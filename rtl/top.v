==> flow/design.v <==
module fsm_controller #(
    parameter ROWS = 2,
    parameter COLS = 4,
    parameter CYCLE_W = 5
)(
    input  wire clk,
    input  wire rst_n,
    input  wire start,
    output reg  [1:0] global_state 
);
    localparam S_IDLE   = 2'd0;
    localparam S_LOAD_X = 2'd1;
    localparam S_MAC    = 2'd2;
    localparam S_STORE  = 2'd3;
    reg  [CYCLE_W-1:0] cycle; 
    always @(posedge clk or negedge rst_n) begin
        if (!rst_n) begin
            global_state <= S_IDLE;
            cycle        <= 0;
        end else begin
            case (global_state)
                S_IDLE: begin
                    if (start) begin
                        global_state <= S_LOAD_X;
                        cycle <= 1;
                    end
                end
                S_LOAD_X: begin
                    if (cycle == ROWS)
                        global_state <= S_MAC;
                    cycle <= cycle + 1;
                end
                S_MAC: begin
                    if (cycle == ROWS + COLS)
                        global_state <= S_STORE;
                    cycle <= cycle + 1;
                end
                S_STORE: begin
                    if (cycle == ROWS + COLS + 1)
                        global_state <= S_IDLE;
                    cycle <= cycle + 1;
                end
                default: begin
                    global_state <= S_IDLE;
                    cycle <= 0;
                end
            endcase
        end
    end
endmodule
module mesh_2d_array #( 
    parameter DW = 8,
    parameter ROWS = 4,
    parameter COLS = 4,
    parameter ROW_W = 2,
    parameter COL_W = 2,
    parameter ACC_W = 16 
)(
    input  wire clk,
    input  wire rst_n,
    input  wire signed [COLS*DW-1:0] x_vector_flat,
    input  wire [1:0] global_state,
    input  wire cfg_valid,
    input  wire [ROW_W + COL_W - 1:0] cfg_addr,
    input  wire signed [DW-1:0] cfg_data,
    output wire signed [ROWS*ACC_W-1:0] result_flat
);
    wire signed [DW-1:0] x_vector [0:COLS-1];
    wire signed [DW-1:0] x_in  [0:ROWS-1][0:COLS-1];
    wire signed [DW-1:0] x_out [0:ROWS-1][0:COLS-1];
    wire signed [ACC_W-1:0] acc_in  [0:ROWS-1][0:COLS-1];
    wire signed [ACC_W-1:0] acc_out [0:ROWS-1][0:COLS-1];
    genvar r, c;
    generate
        for (c = 0; c < COLS; c = c + 1) begin : UNPACK
            assign x_vector[c] = x_vector_flat[(c+1)*DW-1 -: DW];
        end
        for (r = 0; r < ROWS; r = r + 1) begin : ROW
            for (c = 0; c < COLS; c = c + 1) begin : COL
                assign x_in[r][c]   = (global_state == 2'd1) ? (r == 0 ? x_vector[c] : x_out[r-1][c]) : 0;
                assign acc_in[r][c] = (global_state == 2'd2) ? (c == 0 ? 0 : acc_out[r][c-1]) : 0;
                tile_pe #(
                    .DW(DW),
                    .ROW_W(ROW_W),
                    .COL_W(COL_W),
		    .ACC_W(ACC_W)
                ) pe_inst (
                    .clk(clk),
                    .rst_n(rst_n),
                    .core_row(r[ROW_W-1:0]),
                    .core_col(c[COL_W-1:0]),
                    .cfg_addr(cfg_addr),
                    .cfg_data(cfg_data),
                    .cfg_valid(cfg_valid),
                    .global_state(global_state),
                    .x_in(x_in[r][c]),
                    .acc_in(acc_in[r][c]),
                    .x_reg_out(x_out[r][c]),
                    .acc_reg_out(acc_out[r][c])
                );
            end
        end
    endgenerate
    localparam signed [ACC_W-1:0] ACC_MAX = (1<<< ACC_W -1 ) - 1;
    localparam signed [ACC_W-1:0] ACC_MIN = -(1<<< ACC_W -1 );
    reg signed [ACC_W-1:0] result_reg [0:ROWS-1];
    integer i;
    always @(posedge clk or negedge rst_n) begin
        if (!rst_n) begin
            for (i = 0; i < ROWS; i = i + 1)
                result_reg[i] <= 0;
        end else if (global_state == 2'd3) begin
            for (i = 0; i < ROWS; i = i + 1) begin  
                    result_reg[i] <= acc_out[i][COLS-1];
            end
        end
    end
    generate
        for (r = 0; r < ROWS; r = r + 1) begin : OUT_FLAT
            assign result_flat[(r+1)*ACC_W-1 -: ACC_W] = result_reg[r];
        end
    endgenerate
endmodule
module tile_pe #(
    parameter DW = 8,
    parameter ROW_W = 4,
    parameter COL_W = 4,
    parameter ACC_W = 32
)(
    input  wire clk,
    input  wire rst_n,
    input  wire [ROW_W-1:0] core_row,
    input  wire [COL_W-1:0] core_col,
    input  wire [ROW_W + COL_W - 1:0] cfg_addr,
    input  wire signed [DW-1:0]       cfg_data,
    input  wire                       cfg_valid,
    input  wire [1:0]                 global_state,
    input  wire signed [DW-1:0]       x_in, 
    input  wire signed [ACC_W-1:0]     acc_in, 
    output reg  signed [DW-1:0]       x_reg_out,
    output reg  signed [ACC_W-1:0]     acc_reg_out  
);
    localparam S_LOAD_W = 2'd0;
    localparam S_LOAD_X = 2'd1;
    localparam S_MAC    = 2'd2;
    reg signed [DW-1:0] weight_reg;
    wire [ROW_W + COL_W - 1:0] my_addr = {core_row, core_col};
    wire addr_match = (cfg_valid && (cfg_addr == my_addr));
    wire signed [ACC_W:0] acc_wire = acc_in + (weight_reg * x_reg_out);
    localparam signed [ACC_W:0] ACC_MAX = (1<<< (ACC_W -1) ) - 1;
    localparam signed [ACC_W:0] ACC_MIN = -(1<<< (ACC_W -1) );
    always @(posedge clk or negedge rst_n) begin
        if (!rst_n) begin
            weight_reg   <= 0;
            x_reg_out    <= 0;
            acc_reg_out  <= 0;
        end else begin
            case (global_state)
                S_LOAD_W: begin
                    if (addr_match)
                        weight_reg <= cfg_data;
                end
                S_LOAD_X: begin
                    x_reg_out <= x_in;
                end
                S_MAC: begin
if (acc_wire[ACC_W:ACC_W-1] == 2'b00|acc_wire[ACC_W:ACC_W-1] ==2'b11) 
	acc_reg_out <= acc_wire[ACC_W:0];         
else if (acc_wire[ACC_W] == 1'b0)   
	acc_reg_out <= ACC_MAX; 
else                    
	acc_reg_out <= ACC_MIN;
		end
                default: begin
                    acc_reg_out <= 0;
                end
            endcase
        end
    end
endmodule
module top #(
    parameter DW       = 8,
    parameter ROWS     = 2,
    parameter COLS     = 2,
    parameter ROW_W    = 1,
    parameter COL_W    = 1,
    parameter CYCLE_W  = 3,
    parameter ACC_W = 16
)(
    input  wire clk,
    input  wire rst_n,
    input  wire start,
    input  wire preload_valid,
    input  wire [ROW_W+COL_W-1:0] preload_addr,
    input  wire signed [DW-1:0] preload_data,
    input  wire signed [COLS*DW-1:0] x_vector_flat,
    output wire signed [ROWS*ACC_W-1:0] result_flat
);
    wire [1:0] global_state;
    fsm_controller #(
        .ROWS(ROWS),
        .COLS(COLS),
        .CYCLE_W(CYCLE_W)
    ) fsm_inst (
        .clk(clk),
        .rst_n(rst_n),
        .start(start),
        .global_state(global_state) 
    );
    mesh_2d_array #(
        .DW(DW),
        .ROWS(ROWS),
        .COLS(COLS),
        .ROW_W(ROW_W),
        .COL_W(COL_W),
	.ACC_W(ACC_W)
    ) mesh_inst (
        .clk(clk),
        .rst_n(rst_n),
        .x_vector_flat(x_vector_flat),
        .global_state(global_state),
        .cfg_valid(preload_valid),
        .cfg_addr(preload_addr),
        .cfg_data(preload_data),
        .result_flat(result_flat)
    );
endmodule
# From RTL to reports: top

What the tools print for top, step after step.
Lines are those of the file above, counted from 1.
Operators carry their Yosys type and port widths (W data, S select, Z words).
Cell names lack the library's common part.
A cell with -- has no value.

Top module: top
Clock port: clk
Standard-cell library: sky130hd
Corner: tt_025C_1v80

# After elaboration

Yosys after proc, flatten, opt, wreduce and memory -nomap, before mapping. Print and check cells are not counted. Equal cells are merged and count once.

Register bits: 165
Bits in latches: 0
RAM bits: 0
ROM bits: 0
Clocked read ports x word width: 0
Memories kept: 0
Output and inout port bits: 32

$add $sub $neg: 3
$mul: 4
Divide/modulo/power cells: 0
$lt $le $gt $ge: 0
Eq/ne operators: 17
Shifts and indexed selects: 0
Mux-type cells: 21
Bitwise gates (word level): 4
Reduce/logical cells: 20

Operators with widths:

| operator              | count |
| $mul A8 B8 Y16        | 4 |
| $mux W16              | 10 |
| $pmux W16 S2          | 4 |
| $add A16 B16 Y17      | 2 |
| $eq A2 B2 Y1 const B  | 8 |
| $logic_not A2 Y1      | 6 |
| $reduce_and A2 Y1     | 5 |
| $ne A2 B2 Y1 const B  | 4 |
| $pmux W2 S4           | 1 |
| $mux W2               | 4 |
| $eq A3 B3 Y1 const B  | 2 |
| $pmux W3 S2           | 1 |
| $reduce_and A5 Y1     | 1 |
| $or A1 B1 Y1          | 4 |
| $logic_and A1 B1 Y1   | 4 |
| $eq A2 B1 Y1 const B  | 2 |
| $reduce_bool A4 Y1    | 1 |
| $add A3 B1 Y3 const B | 1 |
| $eq A3 B2 Y1 const B  | 1 |
| $reduce_or A3 Y1      | 1 |
| $mux W3               | 1 |
| $reduce_bool A2 Y1    | 1 |
| $reduce_or A2 Y1      | 1 |

# Logic depth

Depth = most cells in a row (Yosys ltp): at word level without a register or memory, in the mapped netlist without a sequential cell, where the memories' decode and read muxes count.

Depth after elaboration: 7
ABC_AREA: 0
Gate-level depth with buffers: 22

# Netlist

Source: synth_stat.txt of the flow (Yosys; design flattened, memories mapped). It holds for the ABC_AREA given above (unset counts as 0); a run with the other value may have another netlist.

Standard cells after synthesis: 1686
Mapped area: 17780.8 um2
Mapped flip-flops: 167

Cells by type:

| cell     | count | area in all (um2) |
| fa_1     | 262   | 5245.03 |
| dfrtp_1  | 166   | 4.15E+03 |
| ha_1     | 140   | 1751.68 |
| inv_1    | 295   | 1.11E+03 |
| mux2_2   | 96    | 1.08E+03 |
| and2_1   | 155   | 969.68 |
| nand2_1  | 167   | 626.851 |
| xnor2_1  | 44    | 385.37 |
| a22o_1   | 28    | 245.235 |
| o21ai_0  | 42    | 210.202 |
| clkbuf_1 | 42    | 157.651 |
| a21oi_1  | 30    | 150.144 |
| maj3_2   | 13    | 146.39 |
| xor2_1   | 16    | 140.134 |
| maj3_1   | 12    | 120.115 |
| nor2_1   | 29    | 108.854 |
| nand2b_1 | 17    | 106.352 |
| nor2b_1  | 14    | 87.584 |

Other cell types: 42; their cells: 118.
The figures by module come from a second, unflattened synthesis with its own total; it is not the netlist above.

Cell total of the unflattened synthesis: 1882
Area (unflattened synthesis): 19921.6 um2

Each row is one instance without its submodules.

By module:

| module         | times used | cells | area (um2) | seq. area (um2) |
| tile_pe        | 4          | 426   | 4480.5     | 800.8 |
| mesh_2d_array  | 1          | 142   | 1632.8     | 800.8 |
| fsm_controller | 1          | 36    | 366.6      | 125.1 |
| top            | 1          | 0     | 0.0        | 0.0 |

# Timing after synthesis

OpenSTA on the mapped netlist: ideal clock, no wires. The path of least setup slack (recovery checks aside). Input and output delay are each 20% of the period. Register names are those of the netlist, which keeps one name where synthesis merged equal registers.

Path type: register -> register
From: reg mesh_inst.ROW[0].COL[1].pe_inst.x_reg_out[0]
To: reg mesh_inst.ROW[0].COL[1].pe_inst.acc_reg_out[11]
Period: 7.51 ns
Launch time at the first pin: 0.000 ns
Data arrival time: 5.387 ns
Path slack: 2.002 ns
Path delay: 5.508 ns
Stages: 19
Path buffers: 2
Period reached after synthesis: 5.508 ns

"path delay" = arrival - input delay + setup time.
"stages": output pins that drive a net of the path, with the launching flip-flop's if there is one; two outputs of one cell count as two.
"period reached after synthesis" is the clock period less the worst setup slack; recovery checks do not enter. This is arithmetic on one report: input and output delays are still those of the set period (20% each).
Between the ends stands the longest chain of elaborated cells between them, by number of cells; it is not shown to be the way that was timed. Of several equally long chains one is given.
Each line given opens the expression or statement behind the cell; cells for indexed reads and writes are added by Yosys, which also makes memories of some case tables.
At most two assigning lines are given for a register; there are more.

Path through: dfrtp_1 -> clkbuf_1 -> and2_1 -> inv_1 -> fa_1 -> inv_1 -> fa_1 -> fa_1 -> fa_1 -> fa_1 -> ha_1 -> o21a_1 -> o31a_2 -> o221ai_2 -> o21ai_4 -> xnor2_4 -> buf_6 -> maj3_2 -> a22o_1
Length of the longest elaborated chain: 6
Elaborated cells on any way between the ends: 8
Classes of those cells: add/sub: 1; mul: 1; eq/ne: 1; mux: 3; logic: 1; reduce/logical: 1

RTL lines, path after synthesis:

| element          | line | RTL |
| from (decl)      | 140  | `output reg  signed [DW-1:0]       x_reg_out,` |
| from (assign)    | 155  | `x_reg_out    <= 0;` |
| from (assign)    | 164  | `x_reg_out <= x_in;` |
| $mul A8 B8 Y16   | 149  | `wire signed [ACC_W:0] acc_wire = acc_in + (weight_reg * x_reg_out);` |
| $add A16 B16 Y17 | 149  |  |
| $logic_not A2 Y1 | 167  | `if (acc_wire[ACC_W:ACC_W-1] == 2'b00\|acc_wire[ACC_W:ACC_W-1] ==2'b11)` |
| $or A1 B1 Y1     | 167  |  |
| $mux W16         | 167  |  |
| $pmux W16 S2     | 158  | `case (global_state)` |
| to (assign)      | 156  | `acc_reg_out  <= 0;` |
| to (assign)      | 168  | `acc_reg_out <= acc_wire[ACC_W:0];` |
| to (decl)        | 141  | `output reg  signed [ACC_W-1:0]     acc_reg_out` |

# Path in the finished layout

Path of least setup slack in the final report of entry A (OpenROAD, finished layout, wires in). Where an end is a register, its clock arrival counts in the times.

Path type: register -> register
From: reg mesh_inst.ROW[0].COL[1].pe_inst.x_reg_out[0]
To: reg mesh_inst.ROW[0].COL[1].pe_inst.acc_reg_out[3]
Period: 7.39 ns
Launch time at the first pin: 0.45 ns
Data arrival time: 6.16 ns
Path slack: 1.57 ns
Stages: 17
Path buffers: 0

Between the ends stands the longest chain of elaborated cells between them, by number of cells; it is not shown to be the way that was timed. Of several equally long chains one is given.
At most two assigning lines are given for a register; there are more.

Path through: dfrtp_1 -> and2_1 -> inv_1 -> fa_1 -> inv_1 -> fa_1 -> fa_1 -> fa_1 -> fa_1 -> ha_1 -> o21a_1 -> o31a_2 -> o221ai_2 -> o21ai_4 -> xnor2_4 -> maj3_1 -> a22o_1
Length of the longest elaborated chain: 6
Elaborated cells on any way between the ends: 8
Classes of those cells: add/sub: 1; mul: 1; eq/ne: 1; mux: 3; logic: 1; reduce/logical: 1

RTL lines, path after layout:

| element          | line | RTL |
| from (decl)      | 140  | `output reg  signed [DW-1:0]       x_reg_out,` |
| from (assign)    | 155  | `x_reg_out    <= 0;` |
| from (assign)    | 164  | `x_reg_out <= x_in;` |
| $mul A8 B8 Y16   | 149  | `wire signed [ACC_W:0] acc_wire = acc_in + (weight_reg * x_reg_out);` |
| $add A16 B16 Y17 | 149  |  |
| $logic_not A2 Y1 | 167  | `if (acc_wire[ACC_W:ACC_W-1] == 2'b00\|acc_wire[ACC_W:ACC_W-1] ==2'b11)` |
| $or A1 B1 Y1     | 167  |  |
| $mux W16         | 167  |  |
| $pmux W16 S2     | 158  | `case (global_state)` |
| to (assign)      | 156  | `acc_reg_out  <= 0;` |
| to (assign)      | 168  | `acc_reg_out <= acc_wire[ACC_W:0];` |
| to (decl)        | 141  | `output reg  signed [ACC_W-1:0]     acc_reg_out` |

FLOW RESULTS
============

Measured data: module top, platform sky130hd, 2 stored runs of the flow under differing settings, order arbitrary. Input and output delays are each 20% of the period that was set; the output load is 0.01 pF.
"reached clock period" = clock period - worst setup slack. The figure is calculated, with input and output delays left at 20% of the set period.
"worst path time" is the time allowed to the run's worst setup path (the clock period less input and output delay, where it has them) less its slack. Clock arrival times count: a late capture clock shortens it, a late launch clock lengthens it.

## Entry A

==> flow/run.sh <==
#!/bin/bash
# the make line also repeats the synthesis and layout settings of config.mk as NAME=value (left out here)
make -C /OpenROAD-flow-scripts/flow DESIGN_CONFIG=/design/flow/config.mk WORK_HOME=/design/flow/orfs CLKGATE_MAP_FILE= finish
==> flow/config.mk <==
export PLATFORM = sky130hd
export DESIGN_NAME = top
export DESIGN_NICKNAME = top
export VERILOG_FILES = /design/flow/design.v
export SDC_FILE = /design/flow/constraint.sdc
export NUM_CORES = 4
export LEC_CHECK = 0
export CAP_MARGIN = 20
export CORE_MARGIN = 8
export CORE_UTILIZATION = 28
export CTS_CLUSTER_DIAMETER = 335
export CTS_CLUSTER_SIZE = 96
export HOLD_SLACK_MARGIN = 0.13
export MAX_ROUTING_LAYER = met4
export MIN_ROUTING_LAYER = met1
export PLACE_DENSITY_LB_ADDON = 0.07
export SLEW_MARGIN = 40
export TNS_END_PERCENT = 100
==> flow/constraint.sdc <==
create_clock -name core_clock -period 7.39 [get_ports {clk}]
set_input_delay 1.4780 -clock core_clock [delete_from_list [all_inputs] [get_ports {clk}]]
set_output_delay 1.4780 -clock core_clock [all_outputs]
set_load 0.01 [all_outputs]

| result of entry A | value |
|---|---|
| post-synthesis cell area | 17780.8 um2 |
| setup slack of the worst path | 1.574 ns |
| smallest hold slack | 0.467 ns |
| die footprint | 71821.3 um2 |
| area of the standard cells in the finished layout | 19955.4 um2 |
| worst path time | 5.82 ns |
| type of the worst setup path | register -> register |
| reached clock period | 5.816 ns |
| final setup TNS | 0.000 ns |

## Entry B

==> flow/run.sh <==
#!/bin/bash
# the make line also repeats the synthesis and layout settings of config.mk as NAME=value (left out here)
make -C /OpenROAD-flow-scripts/flow DESIGN_CONFIG=/design/flow/config.mk WORK_HOME=/design/flow/orfs CLKGATE_MAP_FILE= finish
==> flow/config.mk <==
export PLATFORM = sky130hd
export DESIGN_NAME = top
export DESIGN_NICKNAME = top
export VERILOG_FILES = /design/flow/design.v
export SDC_FILE = /design/flow/constraint.sdc
export NUM_CORES = 4
export LEC_CHECK = 0
export CAP_MARGIN = 20
export CORE_MARGIN = 2
export CORE_UTILIZATION = 40
export SLEW_MARGIN = 20
==> flow/constraint.sdc <==
create_clock -name core_clock -period 7.39 [get_ports {clk}]
set_input_delay 1.4780 -clock core_clock [delete_from_list [all_inputs] [get_ports {clk}]]
set_output_delay 1.4780 -clock core_clock [all_outputs]
set_load 0.01 [all_outputs]

| result of entry B | value |
|---|---|
| final setup TNS | 0.000 ns |
| area of the standard cells in the finished layout | 19570.0 um2 |
| reached clock period | 5.832 ns |
| smallest hold slack | 0.467 ns |
| setup slack of the worst path | 1.558 ns |
| post-synthesis cell area | 17780.8 um2 |
| worst path time | 5.83 ns |
| type of the worst setup path | register -> register |
| die footprint | 46154.1 um2 |
